==> flow/design.v <==
module instruction_memory (read_addr, reset, instruction);
    input reset;
    input [6:0] read_addr;
    output [31:0] instruction;
    reg [31:0] Imemory [63:0];  
    wire [5:0] shifted_read_addr;
    integer k;
	assign shifted_read_addr=read_addr[6:2];
    assign instruction = Imemory[shifted_read_addr];
	always @(posedge reset)
        begin
            for (k=16; k<32; k=k+1) begin 
			Imemory[k] = 32'b0;
            end
Imemory[0] = 32'b00100000000010000000000000100000;  
Imemory[1] = 32'b00100000000010010000000000110111;  
Imemory[2] = 32'b00000001000010011000000000100100;  
Imemory[3] = 32'b00000001000010011000000000100101;  
Imemory[4] = 32'b10101100000100000000000000000100;  
Imemory[5] = 32'b10101100000010000000000000001000;  
Imemory[6] = 32'b00000001000010011000100000100000;  
Imemory[7] = 32'b00000001000010011001000000100010;  
Imemory[8] = 32'b00010010001100100000000000001001;  
Imemory[9] = 32'b10001100000100010000000000000100;  
Imemory[10]= 32'b00110010001100100000000001001000;  
Imemory[11] =32'b00010010001100100000000000001001;  
Imemory[12] =32'b10001100000100110000000000001000;  
Imemory[13] =32'b00010010000100110000000000001010;  
Imemory[14] =32'b00000010010100011010000000101010;  
Imemory[15] =32'b00010010100000000000000000001111;  
Imemory[16] =32'b00000010001000001001000000100000;  
Imemory[17] =32'b00001000000000000000000000001110;  
Imemory[18] =32'b00100000000010000000000000000000;  
Imemory[19] =32'b00100000000010010000000000000000;  
Imemory[20] =32'b00001000000000000000000000011111;  
Imemory[21] =32'b00100000000010000000000000000001;  
Imemory[22] =32'b00100000000010010000000000000001;  
Imemory[23] =32'b00001000000000000000000000011111;  
Imemory[24] =32'b00100000000010000000000000000010;  
Imemory[25] =32'b00100000000010010000000000000010;  
Imemory[26] =32'b00001000000000000000000000011111;  
Imemory[27] =32'b00100000000010000000000000000011;  
Imemory[28] =32'b00100000000010010000000000000011;  
Imemory[29] =32'b00001000000000000000000000011111;  
        end
endmodule
# Tool chain data of instruction_memory
# What the tools print for instruction_memory, step after step.
# Line numbers count from 1 in the design file above.
# Operators carry their Yosys type and port widths (W data, S select, Z words).
# Library cell names are shortened.
# Not given: --
# design
design,instruction_memory
clock_port,reset
lib,sky130hd
lib_corner,tt_025C_1v80

# Word-level counts
# Source: Yosys, flattened and elaborated. Widths are those after wreduce; folded enables and synchronous resets count as part of the registers. Registers that Yosys merges into a memory's read port (data or address) are not register bits. Print and check cells do not count. Equal cells are merged and count once.
# classes
n_eq,31
muxes,1
reduce_and_logical,4
# ops
operator,count
$pmux W32 S27,1
$eq A5 B5 Y1 const B,16
$eq A5 B4 Y1 const B,8
$eq A5 B3 Y1 const B,4
$eq A5 B2 Y1 const B,2
$logic_not A6 Y1,1
$eq A5 B1 Y1 const B,1
$reduce_or A2 Y1,2
$reduce_or A4 Y1,1
# word_totals
ff_bits,0
inputBits,8

# Logic depth
# Yosys ltp: most cells in a row. Word level: on the elaborated netlist, between registers, memories and ports. Mapped: between sequential cells and ports; inverters and the memories' decode and read muxes count.
# depth
ltp_word,3
abc_area,0
depth_mapped,6
depth_no_buf,4

# Mapped cells and area
# The flow's flattened synthesis, as Yosys stat reports it; memories are mapped. The netlist is that of the ABC_AREA named above (0 if unset); the other value can give another one.
# Totals and module areas in this step are rounded.
# mapped
stdcells,124
area_um2,730
flip_flops,0
n_buf,21
# types
type,count,type_area_um2
buf_4,12,90.086
a21oi_1,12,60.058
nand2_1,16,60.058
nor2_1,16,60.058
o21ai_0,7,35.034
xnor2_1,4,35.034
nor2b_1,5,31.28
buf_2,6,30.029
nor3_1,6,30.029
o22ai_1,4,25.024
buf_6,2,22.522
o221ai_1,2,17.517
o32ai_1,2,17.517
a21boi_0,2,15.014
nand2b_4,1,13.763
nand2b_1,2,12.512
inv_1,3,11.261
a221o_1,1,10.01
# Not listed: further types 21, cells in them 21.

# Worst setup path after synthesis
# OpenSTA on the mapped netlist: ideal clock, no wires. The path of least setup slack (recovery checks aside). Input and output delay are each 20% of the period. Register names are those of the netlist, which keeps one name where synthesis merged equal registers.
# synth_timing
kind,input-to-output
startpoint,input read_addr[5]
endpoint,output instruction[31]
tclk_ns,1.66
input_delay_ns,0.332
t_first_pin_ns,0.332
t_arrival_ns,1.382
required_ns,1.328
slack_ns,-0.054
path_delay_ns,1.050
driving_pins,6
n_path_buf,3
synth_period_reached_ns,1.714
# "path_delay_ns" = arrival - input delay + setup time.
# A path that ends at an output port has no setup time.
# "driving_pins" counts driving pins, that of a launching flip-flop among them; a cell with two outputs on the path counts twice.
# "synth_period_reached_ns" is the clock period less the worst setup slack; recovery checks do not enter. This is arithmetic on one report: input and output delays are still those of the set period (20% each).
# The rows between start and end are the longest chain of elaborated cells between them; the timing report does not say that the signal goes this way. Where chains are equally long, one stands for them.
# Each line given opens the expression or statement behind the cell; cells for indexed reads and writes are added by Yosys, which also makes memories of some case tables.
# synth_between
path_cell_list,buf_4 buf_2 nand2_1 xnor2_1 nor3_1 buf_4
elab_chain_len,3
cells_between,36
lines_between,1
# synth_lines
element,line_no,source
"start, declared",3,input [6:0] read_addr;
$eq A5 B5 Y1,9,assign instruction = Imemory[shifted_read_addr];
$reduce_or A2 Y1,--,
$pmux W32 S27,9,
"end, declared",4,output [31:0] instruction;
# Some nets on the timed path still bear RTL names; the line given drives or declares the net.
# synth_nets
net,line_no
instruction[26],9

# Design instruction_memory on sky130hd. What follows are 2 stored runs of the flow, each under its own settings; their order means nothing. The constraints put input and output delay at 20% of the set period each and load the outputs with 0.01 pF.
# A setting shown as -- is not set for that run.
run name,period_ns,CORE_UTILIZATION,SETUP_SLACK_MARGIN,PLACE_DENSITY_LB_ADDON,ABC_AREA,CTS_CLUSTER_SIZE,CTS_CLUSTER_DIAMETER,SLEW_MARGIN,CAP_MARGIN,CORE_MARGIN,HOLD_SLACK_MARGIN,CORE_ASPECT_RATIO,CELL_PAD_IN_SITES_GLOBAL_PLACEMENT,GPL_TIMING_DRIVEN,MAX_ROUTING_LAYER
entry A,1.84,56,0.13,0.16,0,31,344,35,20,2,--,--,--,--,--
entry B,1.39,72,--,--,--,--,385,20,20,2,-0.0,1.82,2,0,met5
# Entry A: stopped before the end: placement reported DPL-0038
# Entry B: stopped before the end: floorplanning reported PDN-0185
